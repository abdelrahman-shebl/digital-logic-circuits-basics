==> flow/design.v <==
module BCD_counter (
    input clk,
    input reset_n,
    input enable,
    output done,
    output [3:0] Q
    );
reg [3 : 0] Q_reg,Q_next;
assign done = Q_reg == 9;
always @ (posedge clk , negedge reset_n)
begin	
	if (~reset_n)
		Q_reg <= 0;
	else if (enable) 
		Q_reg <= Q_next;
	else
		Q_reg <= Q_reg;
end
always @ (*)
begin
		Q_next =done ? 1'b0 :Q_reg+1;
end
assign Q=Q_reg;
endmodule
module multi_decade_counter (
    input clk,
    input reset_n,
    input enable,
    output done,  
    output [3:0] ones, tens, hundreds
);
wire done0;
BCD_counter counter0 (
    .clk(clk),
    .reset_n(reset_n),
    .enable(enable),
    .done(done0),
    .Q(ones)
);
wire done1;
BCD_counter counter1 (
    .clk(clk),
    .reset_n(reset_n),
    .enable(done0),
    .done(done1),
    .Q(tens)
);
wire done2 ;
assign done2 = done1 &  done0;
BCD_counter counter2 (
    .clk(clk),
    .reset_n(reset_n),
    .enable(done2),
    .done(done),
    .Q(hundreds)
);
endmodule 
From RTL to reports: multi_decade_counter
What the tools print for multi_decade_counter, step after step.
Line numbers count from 1 in the design file above.
Operators carry their Yosys type and port widths (W data, S select, Z words).
Library cell names are shortened.
Not given: --
Inputs
  top: multi_decade_counter
  clock input: clk
  standard-cell library: sky130hd
  corner: tt_025C_1v80

Elaborated design
Source: Yosys, flattened and elaborated, memories not mapped. Widths are those after wreduce; folded enables and synchronous resets count as part of the registers. Registers that Yosys merges into a memory's read port (data or address) are not register bits. Print and check cells do not count. Equal cells are merged and count once.
Word-level totals
  elaborated cells: 13
  register bits: 12
Cells by class
  add/sub/neg operators: 3
  muxes and demuxes: 3
  bitwise operators: 1
  equal/unequal tests: 3
Operator list (count)
  $add A4 B1 Y4 const B: 3
  $eq A4 B4 Y1 const B: 3
  $mux W4: 3
  $and A1 B1 Y1: 1

Longest topological paths
Depth = most cells in a row (Yosys ltp): at word level without a register or memory, in the mapped netlist without a sequential cell, where the memories' decode and read muxes count.
Depth
  depth after elaboration: 2
  ABC_AREA: 0
  depth in mapped cells: 4

Netlist
Yosys stat after the flow's synthesis: flattened, memories mapped to cells. It holds for the ABC_AREA given above (unset counts as 0); a run with the other value may have another netlist.
Totals and module areas in this step are rounded.
Cells by type
  dfrtp_1: count 12, total area 300.288 µm²
  xnor2_1: count 4, total area 35.034 µm²
  nor2b_1: count 5, total area 31.28 µm²
  mux2_4: count 2, total area 30.029 µm²
  a22o_1: count 2, total area 17.517 µm²
  xor2_1: count 2, total area 17.517 µm²
  nand2_1: count 4, total area 15.014 µm²
  nand3_1: count 3, total area 15.014 µm²
  and4bb_1: count 1, total area 12.512 µm²
  and4bb_2: count 1, total area 12.512 µm²
  buf_6: count 1, total area 11.261 µm²
  a41o_1: count 1, total area 10.01 µm²
  and4b_1: count 1, total area 10.01 µm²
  nand3_2: count 1, total area 10.01 µm²
  o21ai_0: count 2, total area 10.01 µm²
  a31o_1: count 1, total area 8.758 µm²
  and3b_1: count 1, total area 8.758 µm²
  o2111ai_1: count 1, total area 8.758 µm²
Other cell types: 7; their cells: 8.
Mapped netlist
  area of sequential cells: 300 µm²
  mapped area: 608 µm²
  mapped cells: 53
  flip-flops: 12
  buffers: 1
The figures by module come from a second, unflattened synthesis with its own total; it is not the netlist above.
Unflattened totals
  cells (unflattened synthesis): 52
  area total of the unflattened synthesis: 581 µm²
Rows give one instance, submodules left out.
By module
  BCD_counter: seq. area 100 µm², instances 3, cells 17, area 191 µm²
  multi_decade_counter: seq. area 0.0 µm², instances 1, cells 1, area 6.3 µm²

Path before layout
Source: OpenSTA report_checks on the synthesized netlist (no wires, ideal clock, input and output delay 20% of the period each), path of least setup slack; recovery checks are left aside. Register names are those of the netlist, which keeps one name where synthesis merged equal registers.
Timing post-synthesis
  kind: flip-flop to flip-flop
  start: reg counter0.Q_reg[2]
  end: reg counter2.Q_reg[1]
  library setup time: 0.125 ns
  driving pins on the path: 5
  clock period: 2.51 ns
  path slack: 1.161 ns
  path delay: 1.349 ns
  arrival: 1.224 ns
  path buffers: 1
  period reached after synthesis: 1.349 ns
"path delay" is the arrival time less input delay plus setup time.
"driving pins on the path" counts driving pins, that of a launching flip-flop among them; a cell with two outputs on the path counts twice.
"period reached after synthesis" is the clock period less the worst setup slack; recovery checks do not enter. This is arithmetic on one report: input and output delays are still those of the set period (20% each).
Between the ends stands the longest chain of elaborated cells between them, by number of cells; it is not shown to be the way that was timed. Of several equally long chains one is given.
A line is the first line of the expression or statement that the cell stems from. Yosys adds cells for indexed reads and writes and turns some case tables into memories.
At most two assigning lines are given for a register; there are more.
Between the ends, post-synthesis
  cell sequence: dfrtp_1 > and4bb_1 > buf_6 > nand3_2 > mux2_4
  length of the longest elaborated chain: 2
Ends and longest elaborated chain, post-synthesis
  start: declaration: RTL line 8  | reg [3 : 0] Q_reg,Q_next;
  start: assignment: RTL line 15  | Q_reg <= Q_next;
  start: assignment: RTL line 17  | Q_reg <= Q_reg;
  $eq A4 B4 Y1: RTL line 9  | assign done = Q_reg == 9;
  $and A1 B1 Y1: RTL line 49  | assign done2 = done1 &  done0;
  end: assignment: RTL line 15
  end: assignment: RTL line 17
  end: declaration: RTL line 8

Worst path after layout
From the final timing report of stored run 1: the path of least setup slack in the routed layout; clock arrival at registers is part of the times.
Timing post-layout
  kind: flip-flop to output port
  start: reg counter2.Q_reg[2]
  end: out done
  path buffers: 1
  arrival: 1.58 ns
  driving pins on the path: 4
  path slack: 0.26 ns
  clock period: 2.3 ns
Between the ends stands the longest chain of elaborated cells between them, by number of cells; it is not shown to be the way that was timed. Of several equally long chains one is given.
At most two assigning lines are given for a register; there are more.
Between the ends, post-layout
  cell sequence: dfrtp_1 > nor2b_1 > and3b_1 > clkdlybuf4s50_1
  length of the longest elaborated chain: 1
Ends and longest elaborated chain, post-layout
  start: declaration: RTL line 8  | reg [3 : 0] Q_reg,Q_next;
  start: assignment: RTL line 15  | Q_reg <= Q_next;
  start: assignment: RTL line 17  | Q_reg <= Q_reg;
  $eq A4 B4 Y1: RTL line 9  | assign done = Q_reg == 9;
  end: declaration: RTL line 29  | output done,

Data sheet: physical implementation of multi_decade_counter

Measured data: module multi_decade_counter, platform sky130hd, 2 stored runs of the flow under differing settings, order arbitrary. Input and output delays are each 20% of the period that was set; the output load is 0.01 pF.
"achieved clock period": clock period set for the run, less the worst setup slack. It is reckoned from that one timing run; input and output delays stay at 20% of the period that was set.
"worst setup path time" = time allowed to the worst setup path (clock period - input delay - output delay, where it has them) - its slack; a late launch clock adds to it, a late capture clock takes from it.
"power": no workload was simulated; the value follows from the tool's default switching activity.
Measured values are rounded.
[stored run 1] settings: period_ns=2.3, CAP_MARGIN=20, CORE_MARGIN=2, CORE_UTILIZATION=40, SLEW_MARGIN=20
[stored run 1] result: chip area after synthesis (Yosys) 608 µm², die area 1850 µm², standard-cell area of the final layout 790 µm², worst setup slack after layout 0.262 ns, power 871 µW, achieved clock period 2.038 ns, worst setup path time 1.58 ns, worst setup path kind flip-flop to output port
[stored run 2] settings: period_ns=1.44, CORE_UTILIZATION=16, PLACE_DENSITY=0.76, HOLD_SLACK_MARGIN=0.23, CORE_ASPECT_RATIO=1.53, CORE_MARGIN=8, CELL_PAD_IN_SITES_DETAIL_PLACEMENT=1, ABC_AREA=0, GPL_ROUTABILITY_DRIVEN=0, CAP_MARGIN=25, MIN_ROUTING_LAYER=met1, MAX_ROUTING_LAYER=met5, SLEW_MARGIN=20
[stored run 2] result: chip area after synthesis (Yosys) 608 µm², die area 6070 µm², standard-cell area of the final layout 916 µm², worst setup slack after layout 0.049 ns, power 1630 µW, achieved clock period 1.391 ns, worst setup path time 1.39 ns, worst setup path kind flip-flop to flip-flop
